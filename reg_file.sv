==> flow/design.v <==
module reg_file #(parameter W=8, D=4)(  
    input         CLK,
	              RegWrite,
					  checkand,
    input  [ D-1:0] R1,
                    R2,
                    writeReg,
    input  [ W-1:0] writeValue, cmpVal,
	 input  [5:0] xorOp, 
	 input  [   1:0] immediate, 
    output logic [W-1:0] val1,
    output logic [W-1:0] val2,
	 output logic [ W-1:0] out_writeValue
    );
reg [7:0] registers_arr[0:9];
assign      val1 = registers_arr[R1];
always_comb val2 = (xorOp == 'b010110) ? registers_arr[6] : (checkand==1) ? registers_arr[0] : registers_arr[R2];
always_ff @ (posedge CLK)
  if (RegWrite) begin
    if(xorOp == 'b010110) begin
		registers_arr[6] <= writeValue;
	 end
    else if(cmpVal == 1) begin
		registers_arr[8] <= $signed(writeValue);
		out_writeValue <= $signed(writeValue);
	 end
	 else if (immediate == 2) begin
		registers_arr[0] <= writeValue;
	 end
	 else begin
		registers_arr[writeReg] <= writeValue;	
	 end
	end 
endmodule
# Reports on reg_file
# What the tools print for reg_file, step after step.
# Lines are those of the file above, counted from 1.
# Operators carry their Yosys type and port widths (W data, S select, Z words).
# A cell with n/a has no value.
[setup] design="reg_file" clk_port="CLK" cell_library="sky130hd" pvt_corner="tt_025C_1v80"

# After elaboration
# Yosys after proc, flatten, opt, wreduce and memory -nomap, before mapping. Enables and synchronous resets that opt folds into registers are not counted as muxes. Memory bits, and registers merged into a memory's read port (data or address), are not among the register bits. Print and check cells are not counted. Equal cells are merged and count once.
# Yosys's memory passes give these memory sizes; they may raise the number of words (mostly to a power of two), join words into wider ones and drop unused or constant bits.
[op_classes] n_mux=41 logic=1 eq_ne=3 reduce_logical=4
[op_table] cell="$mux W8" count=18
[op_table] cell="$mux W4" count=7
[op_table] cell="$reduce_or A8 Y1" count=3
[op_table] cell="$mux W1" count=16
[op_table] cell="$eq A8 B1 Y1 const B" count=1
[op_table] cell="$eq A6 B5 Y1 const B" count=1
[op_table] cell="$reduce_and A3 Y1" count=1
[op_table] cell="$eq A2 B2 Y1 const B" count=1
[op_table] cell="$not A1 Y1" count=1
[word_totals] reg_bits=8 mem_bits_rw=80 word_cells=51 inputBits=39 out_inout_bits=24 memories=1
[mem_list] name="registers_arr" words=10 word_bits=8 read_ports=4 wr=1 line_no=15 rtl="reg [7:0] registers_arr[0:9];"

# Logic depth
# Yosys ltp: most cells in a row. Word level: on the elaborated netlist, between registers, memories and ports. Mapped: between sequential cells and ports; inverters and the memories' decode and read muxes count.
[logic_depth] ltp_word=8 ABC_AREA=0 mapped_depth=6 depth_no_buf=4

# Synthesis result
# The flow's flattened synthesis, as Yosys stat reports it; memories are mapped. The netlist is that of the ABC_AREA named above (0 if unset); the other value can give another one.
[types] type="sky130_fd_sc_hd__edfxtp_1" count=88 type_area_um2=2.64E+03
[types] type="sky130_fd_sc_hd__mux2i_1" count=40 type_area_um2=400.384
[types] type="sky130_fd_sc_hd__mux4_2" count=12 type_area_um2=270.259
[types] type="sky130_fd_sc_hd__o21ai_0" count=25 type_area_um2=125.12
[types] type="sky130_fd_sc_hd__a22oi_1" count=16 type_area_um2=120.115
[types] type="sky130_fd_sc_hd__nand2_1" count=29 type_area_um2=108.854
[types] type="sky130_fd_sc_hd__mux4_1" count=4 type_area_um2=105.101
[types] type="sky130_fd_sc_hd__o211ai_1" count=8 type_area_um2=60.058
[types] type="sky130_fd_sc_hd__a31oi_1" count=9 type_area_um2=56.304
[types] type="sky130_fd_sc_hd__a21oi_1" count=10 type_area_um2=50.048
[types] type="sky130_fd_sc_hd__nand2b_1" count=7 type_area_um2=43.792
[types] type="sky130_fd_sc_hd__buf_4" count=4 type_area_um2=30.029
[types] type="sky130_fd_sc_hd__nor2b_1" count=4 type_area_um2=25.024
[types] type="sky130_fd_sc_hd__buf_6" count=2 type_area_um2=22.522
[types] type="sky130_fd_sc_hd__or2b_1" count=3 type_area_um2=22.522
[types] type="sky130_fd_sc_hd__buf_12" count=1 type_area_um2=20.019
[types] type="sky130_fd_sc_hd__clkbuf_1" count=5 type_area_um2=18.768
[types] type="sky130_fd_sc_hd__nand4_1" count=3 type_area_um2=18.768
# Other cell types: 16; their cells: 31.
[mapped] yosys_area_um2=4307.9 buffers=20 sequential_area_um2=2642.5 mapped_cells=301 ffs=88

# Path before layout
# OpenSTA on the mapped netlist: ideal clock, no wires. The path of least setup slack (recovery checks aside). Input and output delay are each 20% of the period. Register names are those of the netlist, which keeps one name where synthesis merged equal registers.
[synth_timing] path_type="in2reg" from="input port xorOp[1]" to="memory registers_arr[9][0]" in_delay_ps=592 setup_ps=395 path_stages=5 path_slack_ps=541 n_path_buf=1 required_ps=2565 clock_period_ps=2960 delay_ps=1827 launch_ps=592 arrival_ps=2024 synth_period_reached_ps=2419
# "delay_ps" = arrival - input delay + setup time.
# "path_stages": output pins that drive a net of the path, with the launching flip-flop's if there is one; two outputs of one cell count as two.
# "synth_period_reached_ps" is the clock period less the worst setup slack; recovery checks do not enter. This is arithmetic on one report: input and output delays are still those of the set period (20% each).
# The rows between start and end are the longest chain of elaborated cells between them; the timing report does not say that the signal goes this way. Where chains are equally long, one stands for them.
# Each line given opens the expression or statement behind the cell; cells for indexed reads and writes are added by Yosys, which also makes memories of some case tables.
# The path ends at the enable pin of a flip-flop; only ways to that pin are counted.
[synth_between] cell_sequence="sky130_fd_sc_hd__nor4bb_1 -> sky130_fd_sc_hd__nand3b_1 -> sky130_fd_sc_hd__clkbuf_1 -> sky130_fd_sc_hd__nand3_1 -> sky130_fd_sc_hd__nor4_1" elab_chain_cells=7 cells_between=20 classes_between="eq/ne: 1; mux: 16; reduce/logical: 3"
[synth_lines] item="start, declared" line_no=9 rtl="input [5:0] xorOp,"
[synth_lines] item="$eq A6 B5 Y1" line_no=20 rtl="if(xorOp == 'b010110) begin"
[synth_lines] item="$mux W1" line_no=20
[synth_lines] item="$mux W1" line_no=19 rtl="if (RegWrite) begin"
[synth_lines] item="$reduce_or A8 Y1"
[synth_lines] item="$mux W4 x3"
[synth_lines] item="end, declared" line_no=15 rtl="reg [7:0] registers_arr[0:9];"

# Timing after layout
# From the final timing report of run 1: the path of least setup slack in the routed layout; clock arrival at registers is part of the times.
# The path's times are printed in steps of 10 ps; the period is the one set.
[layout_timing] path_type="in2out" from="input port R1[0]" to="output port val1[7]" path_slack_ps=50 output_delay_ps=490 arrival_ps=1910 path_stages=6 in_delay_ps=490 launch_ps=490 required_ps=1960 n_path_buf=3 clock_period_ps=2450
# The rows between start and end are the longest chain of elaborated cells between them; the timing report does not say that the signal goes this way. Where chains are equally long, one stands for them.
# A memory read counts as a cell of the chain, while the word-level depth stops at memories.
[layout_between] cell_sequence="sky130_fd_sc_hd__buf_6 -> sky130_fd_sc_hd__buf_12 -> sky130_fd_sc_hd__mux4_1 -> sky130_fd_sc_hd__a22oi_2 -> sky130_fd_sc_hd__nand2_1 -> sky130_fd_sc_hd__dlygate4sd2_1" elab_chain_cells=1 cells_between=1 cone_lines=1 classes_between="memory: 1"
[layout_lines] item="start, declared" line_no=5 rtl="input  [ D-1:0] R1,"
[layout_lines] item="$mem_v2 Z10 W8" line_no=15 rtl="reg [7:0] registers_arr[0:9];"
[layout_lines] item="end, declared" line_no=11 rtl="output logic [W-1:0] val1,"

# Record of 2 stored runs of the RTL-to-layout flow on reg_file, platform sky130hd. The runs are unordered. Constraints: input delay and output delay 20% of the set period each, output load 0.01 pF.
# "achieved_clock_period_ps" is the run's clock period less its worst setup slack. It is reckoned from that one timing run; input and output delays stay at 20% of the period that was set.
# "timing.worst_path_ps" means the part of the period allowed to the worst setup path (the constraints hold back 20% at inputs and 20% at outputs) less its slack; where the path has registers, the arrival times of their clocks count too.
# By "total_power_mw" is meant OpenSTA's value without simulated activity: inputs other than the clock are taken to toggle once in ten clock periods, and the tool carries that through the logic.
# "timing.worst_path_ps" is given in steps of 10 ps.
run="run 1" settings period_ns=2.45 CORE_UTILIZATION=44 CAP_MARGIN=20 CORE_MARGIN=2 SLEW_MARGIN=20
run="run 1" results timing.worst_path_ps=1420 path_kind="in2out" total_power_mw=3.568 final_cell_area_um2=5806.8 total_negative_slack_ps=0 synth_area_um2=4307.9 timing.setup.ws_ps=53 achieved_clock_period_ps=2397 die_footprint_um2=10597.7 util_pct=60.2 final_hold_ws_ps=960
run="run 2" settings period_ns=2.29 CORE_UTILIZATION=19 SETUP_SLACK_MARGIN=0.42 PLACE_DENSITY_LB_ADDON=0.17 TNS_END_PERCENT=75 GPL_TIMING_DRIVEN=0 CTS_CLUSTER_SIZE=80 CAP_MARGIN=40 MAX_ROUTING_LAYER="met4" CORE_MARGIN=2 SLEW_MARGIN=20
run="run 2" results die_footprint_um2=23893.4 total_negative_slack_ps=0 achieved_clock_period_ps=2152 total_power_mw=3.753 final_cell_area_um2=6610.1 util_pct=29.5 synth_area_um2=4307.9 final_hold_ws_ps=740 timing.worst_path_ps=1690 path_kind="reg2out" timing.setup.ws_ps=138
